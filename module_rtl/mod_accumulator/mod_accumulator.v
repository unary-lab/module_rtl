==> flow/design.v <==
module mod_accumulator #(
    parameter BITWIDTH = 32
)(
    input wire iClk,
    input wire iRstN,
    input wire iEn,
    input wire iClr,
    input wire [BITWIDTH-1 : 0] iData,
    input wire [BITWIDTH-1 : 0] iMod,
    output reg [BITWIDTH-1 : 0] oData
);
    wire [BITWIDTH : 0] oSum;
    assign oSum = iData + oData;
    always@(posedge iClk or negedge iRstN) begin
        if (~iRstN) begin
            oData <= 0;
        end else begin
            if (iClr) begin
                oData <= 0;
            end else begin
                if (iEn) begin
                    oData <= (oSum < iMod) ? oSum[BITWIDTH-1 : 0] : (oSum - iMod);
                end else begin
                    oData <= oData;
                end
            end
        end
    end
endmodule
-- Tool chain data of mod_accumulator
Tool output for the design above, in the order of the flow.
Line numbers count from 1 in the design file above.
Operators carry their Yosys type and port widths (W data, S select, Z words).
Cell names lack the library's common part.
The mark -- stands for no value.
- top: mod_accumulator
- clock: iClk
- standard-cell library: sky130hd
- library corner: tt_025C_1v80

-- After elaboration
Source: Yosys, flattened and elaborated, memories not mapped. Widths are those after wreduce. Registers that Yosys merges into a memory's read port (data or address) are not register bits. Print and check cells do not count. Equal cells are merged and count once.
- word-level cells at 8
- noted output and inout port bits: 32
- register bits after elaboration at 32
- noted reduce/logical cells: 1
- noted add/subtract/negate cells: 2
- order comparisons: 1
- mux-type cells at 3
- operator list (kind ; number):
    $mux W32 ; 3
    $add A32 B32 Y33 ; 1
    $lt A33 B32 Y1 ; 1
    $sub A32 B32 Y32 ; 1
    $reduce_bool A2 Y1 ; 1

-- Longest topological paths
Longest topological path by Yosys (ltp), each cell counted once; first at word level (registers and memories cut), then after technology mapping (sequential cells cut; the memories' decode and read muxes count).
- depth after elaboration at 5
- noted ABC_AREA: 0
- depth in mapped cells at 21
- gate-level depth less buffers: 20

-- After synthesis
The flow's flattened synthesis, as Yosys stat reports it; memories are mapped. The netlist is that of the ABC_AREA named above (0 if unset); the other value can give another one.
- cells by type (cell ; number):
    dfrtp_1 ; 32
    ha_1 ; 64
    a21oi_1 ; 64
    xnor2_1 ; 35
    nand2_1 ; 79
    nor2_1 ; 66
    a21o_1 ; 30
    xor2_1 ; 21
    inv_1 ; 45
    o21ai_0 ; 28
    a211oi_1 ; 17
    a311oi_1 ; 14
    o211ai_1 ; 12
    o21bai_1 ; 11
    nand4_1 ; 13
    clkbuf_1 ; 16
    o21a_1 ; 8
    a221oi_1 ; 6
Other cell types: 43; their cells: 110.
- cells in the netlist at 671
- buffers: 25
- noted flip-flops: 32
- cell area after synthesis: 5001.0 µm²

-- Worst setup path after synthesis
Path of least setup slack by OpenSTA after synthesis, without wires, with an ideal clock, recovery checks aside; 20% of the period is set as input and as output delay. Where synthesis merged equal registers, the netlist keeps one of their names.
- path kind: input-to-reg
- from: input port iData[0]
- to: register oData[24]
- setup slack: 4.698 ns
- stages at 20
- setup time at 0.096 ns
- noted launch time at the first pin: 2.300 ns
- clock period at 11.5 ns
- noted delay of the path: 4.502 ns
- arrival time at 6.706 ns
- noted input delay: 2.300 ns
- noted buffers on the path: 2
- period reached after synthesis: 6.802 ns
"delay of the path" = arrival - input delay + setup time.
"stages": output pins that drive a net of the path, with the launching flip-flop's if there is one; two outputs of one cell count as two.
"period reached after synthesis" is the clock period less the worst setup slack; recovery checks do not enter. This is arithmetic on one report: input and output delays are still those of the set period (20% each).
Between the ends stands the longest chain of elaborated cells between them, by number of cells; it is not shown to be the way that was timed. Of several equally long chains one is given.
Each line given opens the expression or statement behind the cell; cells for indexed reads and writes are added by Yosys, which also makes memories of some case tables.
A register here has more assigning lines than the two given.
- path through: ha_1 > inv_1 > fa_1 > nand2b_1 > a21o_1 > a211oi_1 > o2111ai_1 > a31oi_1 > a31o_2 > a221oi_1 > xnor2_1 > ha_1 > clkbuf_1 > nand4_1 > or4_1 > o21ba_2 > o221a_1 > buf_6 > or3b_1 > a311oi_2
- noted cells in the longest elaborated chain: 5
- noted elaborated cells between the ends (all ways): 6
- source lines of those cells: 4
- classes of those cells: add/sub: 2; compare: 1; mux: 3
- RTL lines, path after synthesis (item ; RTL line ; text):
    from (decl) ; 8 ; input wire [BITWIDTH-1 : 0] iData,
    $add A32 B32 Y33 ; 13 ; assign oSum = iData + oData;
    $sub A32 B32 Y32 ; 22 ; oData <= (oSum < iMod) ? oSum[BITWIDTH-1 : 0] : (oSum - iMod);
    $mux W32 ; 22 ;
    $mux W32 ; 21 ; if (iEn) begin
    $mux W32 ; 18 ; if (iClr) begin
    to (assign) ; 22 ;
    to (assign) ; 24 ; oData <= oData;
    to (decl) ; 10 ; output reg [BITWIDTH-1 : 0] oData

-- Path in the finished layout
From the final timing report of run 2: the path of least setup slack in the routed layout; clock arrival at registers is part of the times.
- path kind: input-to-reg
- from: input port iData[19]
- to: register oData[15]
- noted input delay: 0.71 ns
- noted buffers on the path: 6
- stages at 19
- arrival time at 4.98 ns
- noted launch time at the first pin: 0.71 ns
- clock period at 3.53 ns
- setup time at 0.13 ns
- setup slack: -1.30 ns
Between the ends stands the longest chain of elaborated cells between them, by number of cells; it is not shown to be the way that was timed. Of several equally long chains one is given.
A register here has more assigning lines than the two given.
- path through: clkdlybuf4s50_1 > ha_1 > buf_4 > nand2_1 > nor3_1 > a211oi_2 > buf_4 > buf_4 > xnor2_2 > ha_1 > nand4_1 > or4_1 > o21ba_4 > o221ai_4 > buf_12 > buf_6 > mux2i_2 > o21a_1 > nor2_1
- noted cells in the longest elaborated chain: 5
- noted elaborated cells between the ends (all ways): 5
- source lines of those cells: 4
- classes of those cells: add/sub: 1; compare: 1; mux: 3
- RTL lines, path post-layout (item ; RTL line ; text):
    from (decl) ; 8 ; input wire [BITWIDTH-1 : 0] iData,
    $add A32 B32 Y33 ; 13 ; assign oSum = iData + oData;
    $lt A33 B32 Y1 ; 22 ; oData <= (oSum < iMod) ? oSum[BITWIDTH-1 : 0] : (oSum - iMod);
    $mux W32 ; 22 ;
    $mux W32 ; 21 ; if (iEn) begin
    $mux W32 ; 18 ; if (iClr) begin
    to (assign) ; 22 ;
    to (assign) ; 24 ; oData <= oData;
    to (decl) ; 10 ; output reg [BITWIDTH-1 : 0] oData

--- measured runs ---
2 stored runs of mod_accumulator in the flow (synthesis by Yosys, layout by OpenROAD, sky130hd cells), in arbitrary order. Constraints: input delay and output delay 20% of the set period each, output load 0.01 pF.
"achieved period": clock period set for the run, less the worst setup slack. It is reckoned from that one timing run; input and output delays stay at 20% of the period that was set.
"worst path time" means the part of the period allowed to the worst setup path (the constraints hold back 20% at inputs and 20% at outputs) less its slack; where the path has registers, the arrival times of their clocks count too.

Run 1
Settings were period_ns = 10.3; CORE_UTILIZATION = 71; SETUP_SLACK_MARGIN = 2.07; PLACE_DENSITY_LB_ADDON = 0.26; CORE_MARGIN = 10; CELL_PAD_IN_SITES_GLOBAL_PLACEMENT = 3; CELL_PAD_IN_SITES_DETAIL_PLACEMENT = 1; GPL_TIMING_DRIVEN = 1; SLEW_MARGIN = 25; MAX_ROUTING_LAYER = met4; CAP_MARGIN = 20
- incomplete, placement halted on FLW-0024

Run 2
Settings were period_ns = 3.53; CAP_MARGIN = 20; CORE_MARGIN = 2; CORE_UTILIZATION = 40; SLEW_MARGIN = 20
- noted the chip area in the Yosys report: 5,001.0 µm²
- overall die area: 13,413.1 µm²
- noted the area of the standard cells in the finished layout: 9,793.1 µm²
- utilization of the finished layout at 0.809
- lowest setup slack: -1.304 ns
- noted the setup total negative slack: -37.877 ns
- post-route worst hold slack: 0.660 ns
- achieved period: 4.834 ns
- worst path time: 4.13 ns
- worst path kind: input-to-reg
--- end ---
